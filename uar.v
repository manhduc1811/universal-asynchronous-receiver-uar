==> flow/design.v <==
module control 
(
	input      clk, 
	input      reset, 
	input      gl_reset, 
	input      set,
	output reg running
);
	always @ (posedge clk)
		if ((reset == 1) | (gl_reset == 1))
			running  =  0;
		else if (set == 1)
			running = 1;
endmodule
module counter 
(
	input        clk, 
	input        enable,
	output       count72,
	output       count8
);
	wire         each8;
	reg    [8:0] count_reg;
	always @ (posedge clk)
		if (enable == 0)
          count_reg <= 0;
		else begin
          count_reg <= count_reg + 1;
		end
	assign each8   = ((count_reg % 8) == 7);
	assign count72 = (count_reg == 71);
	assign count8  = each8 & ~count72;
endmodule
module flags 
(
	input      clk, 
	input      set,  
	input      reset, 
	input      dIn,
	output reg dReady, 
	output reg dError
);
	always @(posedge clk)
		if (reset == 1) begin
          dReady = 0;
          dError = 0;
          end
		else if (set == 1) begin
          dReady <= dIn;
          dError <= ~dIn;
        end
	initial $monitor("dReady %b %b", dReady, dError, $time);
endmodule
module ser_par_conv 
(
	input            clk, 
	input            enable, 
	input            dIn,
	output reg [7:0] dOut
);
	always @ (posedge clk)
		if (enable == 1)
			dOut = {dIn, dOut[7:1]};
endmodule
module start_detect 
(
	input        clk, 
	input        reset, 
	input        gl_reset, 
	input        dIn,
	output       valid
);
	reg    [3:0] shift_reg;
	always @ (posedge clk) begin
		if (reset | gl_reset)
          shift_reg = 0;
		else
          shift_reg = { shift_reg[2:0], dIn };
		end
	assign valid = (shift_reg [0] == 0) &
    	           (shift_reg [2] == 0) & 
				   (shift_reg [3] == 1);
endmodule
module uar (
	input        clk, 
	input        gl_reset, 
	input        dIn,
	output [7:0] dOut,
	output       dReady, 
	output       dError
);
	wire         running, finish, count8, start;
	start_detect s_d(
		.clk(clk), 
		.reset(running), 
		.gl_reset(gl_reset), 
		.dIn(dIn),	
		.valid(start)
	);
	counter      cov (
		.clk(clk), 
		.enable(running),	
		.count72(finish), 
		.count8(count8)
	);
	ser_par_conv s_p (
		.clk(clk), 
		.enable(count8), 
		.dIn(dIn),
		.dOut(dOut)
	);
	flags        fla (
		.clk(clk), 
		.set(finish), 
		.reset(start), 
		.dIn(dIn),	
		.dReady(dReady), 
		.dError(dError)
	);
	control      con (
		.clk(clk), 
		.reset(finish), 
		.gl_reset(gl_reset), 
		.set(start),
		.running(running) 
	);
endmodule
== Step by step through the tools: uar ==
What the tools print for uar, step after step.
Lines are those of the file above, counted from 1.
The mark -- stands for no value.

* Top module: uar
* Clock port: clk
* Standard-cell library: sky130hd
* Corner: tt_025C_1v80

== Word-level counts ==
Source: Yosys, flattened and elaborated, memories not mapped. Widths are those after wreduce; folded enables and synchronous resets count as part of the registers. Registers that Yosys merges into a memory's read port (data or address) are not register bits. Print and check cells do not count. Equal cells are merged and count once.

* Add/subtract/negate cells: 1
* Eq/ne operators: 2
* Bitwise logic cells: 9

{| class="wikitable"
|+ Operators by type and width
! operator !! count
|-
| 9-bit by 1-bit adder with 9-bit output with constant B || 1
|-
| 9-bit by 7-bit == test with 1-bit output with constant B || 1
|-
| 1-bit NOT || 4
|-
| 1-bit bitwise AND || 3
|-
| 3-bit == test with constant B || 1
|-
| 1-bit bitwise OR || 2
|}

* Bits in registers: 24
* Bits of input ports: 3
* Output and inout port bits: 10
* Elaborated cells: 18

== Longest topological paths ==
Yosys ltp: most cells in a row. Word level: on the elaborated netlist, between registers, memories and ports. Mapped: between sequential cells and ports; inverters and the memories' decode and read muxes count.

* Depth in word-level cells: 3
* ABC_AREA: 1
* Depth in mapped cells: 7
* Depth with buffers taken out: 7

== Mapped cells and area ==
Source: synth_stat.txt of the flow (Yosys; design flattened, memories mapped). It holds for the ABC_AREA given above (unset counts as 0); a run with the other value may have another netlist.

{| class="wikitable"
|+ Cell types
! cell type !! count !! area in all (sq um)
|-
| sky130_fd_sc_hd__dfxtp_1 || 16 || 320.307
|-
| sky130_fd_sc_hd__edfxtp_1 || 8 || 240.23
|-
| sky130_fd_sc_hd__nand2_1 || 19 || 71.318
|-
| sky130_fd_sc_hd__nor2_1 || 18 || 67.565
|-
| sky130_fd_sc_hd__inv_1 || 16 || 60.058
|-
| sky130_fd_sc_hd__ha_1 || 2 || 25.024
|-
| sky130_fd_sc_hd__nand3_1 || 4 || 20.019
|-
| sky130_fd_sc_hd__a21oi_1 || 3 || 15.014
|-
| sky130_fd_sc_hd__o21ai_0 || 3 || 15.014
|-
| sky130_fd_sc_hd__nor2_2 || 2 || 12.512
|-
| sky130_fd_sc_hd__xor2_1 || 1 || 8.758
|-
| sky130_fd_sc_hd__inv_2 || 2 || 7.507
|-
| sky130_fd_sc_hd__a31oi_1 || 1 || 6.256
|-
| sky130_fd_sc_hd__nand4_1 || 1 || 6.256
|-
| sky130_fd_sc_hd__buf_2 || 1 || 5.005
|-
| sky130_fd_sc_hd__nor3_1 || 1 || 5.005
|}

* Cells in the netlist: 98
* Chip area (Yosys): 885.8 sq um
* Sequential area: 560.5 sq um
* Flip-flops: 24
* Buffers: 1

== Path before layout ==
Path of least setup slack by OpenSTA after synthesis, without wires, with an ideal clock, recovery checks aside; 20% of the period is set as input and as output delay. Where synthesis merged equal registers, the netlist keeps one of their names.

* Path kind: register to register
* Start: register cov.count_reg[0]
* End: register s_p.dOut[0]
* Clock period: 2.17 ns
* Library setup time: 0.371 ns
* Launch time at the first pin: 0.000 ns
* Data arrival time: 1.115 ns
* Required time: 1.799 ns
* Path slack: 0.684 ns
* Delay of the path: 1.486 ns
* Stages: 7
* Path buffers: 0
* Synthesis period reached: 1.486 ns

"delay of the path" is the arrival time less input delay plus setup time.
"stages" counts driving pins, that of a launching flip-flop among them; a cell with two outputs on the path counts twice.
"synthesis period reached" = period - worst setup slack (recovery checks aside). The figure is calculated, with input and output delays left at 20% of the set period.
The rows between start and end are the longest chain of elaborated cells between them; the timing report does not say that the signal goes this way. Where chains are equally long, one stands for them.
A line is the first line of the expression or statement that the cell stems from. Yosys adds cells for indexed reads and writes and turns some case tables into memories.

* Path through: sky130_fd_sc_hd__dfxtp_1 sky130_fd_sc_hd__ha_1 sky130_fd_sc_hd__nand2_1 sky130_fd_sc_hd__nor2_1 sky130_fd_sc_hd__nand2_1 sky130_fd_sc_hd__inv_2 sky130_fd_sc_hd__nor2_1
* Cells in the longest elaborated chain: 3
* Elaborated cells between the ends (all ways): 4
* RTL lines with such cells: 3
* Those cells by class: eq/ne (2); logic (2)

{| class="wikitable"
|+ Ends and longest elaborated chain, after synthesis
! element !! line !! RTL
|-
| start, declared || 23 || <nowiki>reg [8:0] count_reg;</nowiki>
|-
| start, assigned || 26 || <nowiki>count_reg <= 0;</nowiki>
|-
| start, assigned || 28 || <nowiki>count_reg <= count_reg + 1;</nowiki>
|-
| 9-bit by 7-bit == test with 1-bit output || 31 || <nowiki>assign count72 = (count_reg == 71);</nowiki>
|-
| 1-bit NOT || 32 || <nowiki>assign count8 = each8 & ~count72;</nowiki>
|-
| 1-bit bitwise AND || 32 ||
|-
| end, assigned || 63 || <nowiki>dOut = {dIn, dOut[7:1]};</nowiki>
|-
| end, declared || 59 || <nowiki>output reg [7:0] dOut</nowiki>
|}

== Worst path after layout ==
Path of least setup slack in the final report of flow run A (OpenROAD, finished layout, wires in). Where an end is a register, its clock arrival counts in the times.

* Path kind: register to register
* Start: register cov.count_reg[0]
* End: register s_p.dOut[4]
* Clock period: 2.22 ns
* Library setup time: 0.35 ns
* Launch time at the first pin: 0.30 ns
* Data arrival time: 1.75 ns
* Required time: 2.18 ns
* Path slack: 0.43 ns
* Stages: 7
* Path buffers: 0

The rows between start and end are the longest chain of elaborated cells between them; the timing report does not say that the signal goes this way. Where chains are equally long, one stands for them.

* Path through: sky130_fd_sc_hd__dfxtp_1 sky130_fd_sc_hd__ha_1 sky130_fd_sc_hd__nand2_1 sky130_fd_sc_hd__nor2_1 sky130_fd_sc_hd__nand2_1 sky130_fd_sc_hd__inv_2 sky130_fd_sc_hd__nor2_1
* Cells in the longest elaborated chain: 3
* Elaborated cells between the ends (all ways): 4
* RTL lines with such cells: 3
* Those cells by class: eq/ne (2); logic (2)

{| class="wikitable"
|+ Ends and longest elaborated chain, after layout
! element !! line !! RTL
|-
| start, declared || 23 || <nowiki>reg [8:0] count_reg;</nowiki>
|-
| start, assigned || 26 || <nowiki>count_reg <= 0;</nowiki>
|-
| start, assigned || 28 || <nowiki>count_reg <= count_reg + 1;</nowiki>
|-
| 9-bit by 7-bit == test with 1-bit output || 31 || <nowiki>assign count72 = (count_reg == 71);</nowiki>
|-
| 1-bit NOT || 32 || <nowiki>assign count8 = each8 & ~count72;</nowiki>
|-
| 1-bit bitwise AND || 32 ||
|-
| end, assigned || 63 || <nowiki>dOut = {dIn, dOut[7:1]};</nowiki>
|-
| end, declared || 59 || <nowiki>output reg [7:0] dOut</nowiki>
|}

## Implementation results

Design uar on sky130hd. What follows are 2 stored runs of the flow, each under its own settings; their order means nothing. The constraints put input and output delay at 20% of the set period each and load the outputs with 0.01 pF.
"achieved clock period": clock period set for the run, less the worst setup slack. It is reckoned from that one timing run; input and output delays stay at 20% of the period that was set.
"total design power": no workload was simulated; the value follows from the tool's default switching activity.

=== Flow run A ===
{| class="wikitable"
! Setting !! Value
|-
| period_ns || 2.22
|-
| CORE_UTILIZATION || 34
|-
| HOLD_SLACK_MARGIN || 0.21
|-
| CELL_PAD_IN_SITES_DETAIL_PLACEMENT || 2
|-
| ABC_AREA || 1
|-
| GPL_TIMING_DRIVEN || 0
|-
| GPL_ROUTABILITY_DRIVEN || 1
|-
| CTS_CLUSTER_DIAMETER || 124
|-
| SLEW_MARGIN || 20
|-
| CAP_MARGIN || 20
|-
| CORE_MARGIN || 2
|-
! Result !! Value
|-
| Area of the synthesized netlist || 885.8 sq um
|-
| Worst setup slack after layout || 0.427 ns
|-
| Overall die area || 3029.9 sq um
|-
| Worst hold slack in the final report || 0.426 ns
|-
| Achieved clock period || 1.793 ns
|-
| Standard-cell area after layout || 1069.8 sq um
|-
| Post-layout utilization || 43.2%
|-
| Total design power || 662.6 uW
|}

=== Flow run B ===
{| class="wikitable"
! Setting !! Value
|-
| period_ns || 2.38
|-
| CORE_UTILIZATION || 67
|-
| SETUP_SLACK_MARGIN || 0.31
|-
| PLACE_DENSITY_LB_ADDON || 0.22
|-
| HOLD_SLACK_MARGIN || 0.2
|-
| CORE_MARGIN || 9
|-
| CELL_PAD_IN_SITES_DETAIL_PLACEMENT || 1
|-
| TNS_END_PERCENT || 40
|-
| ABC_AREA || 0
|-
| GPL_TIMING_DRIVEN || 0
|-
| SLEW_MARGIN || 10
|-
| MIN_ROUTING_LAYER || met2
|-
| CAP_MARGIN || 20
|}
Did not finish, placement stopped with DPL-0033.
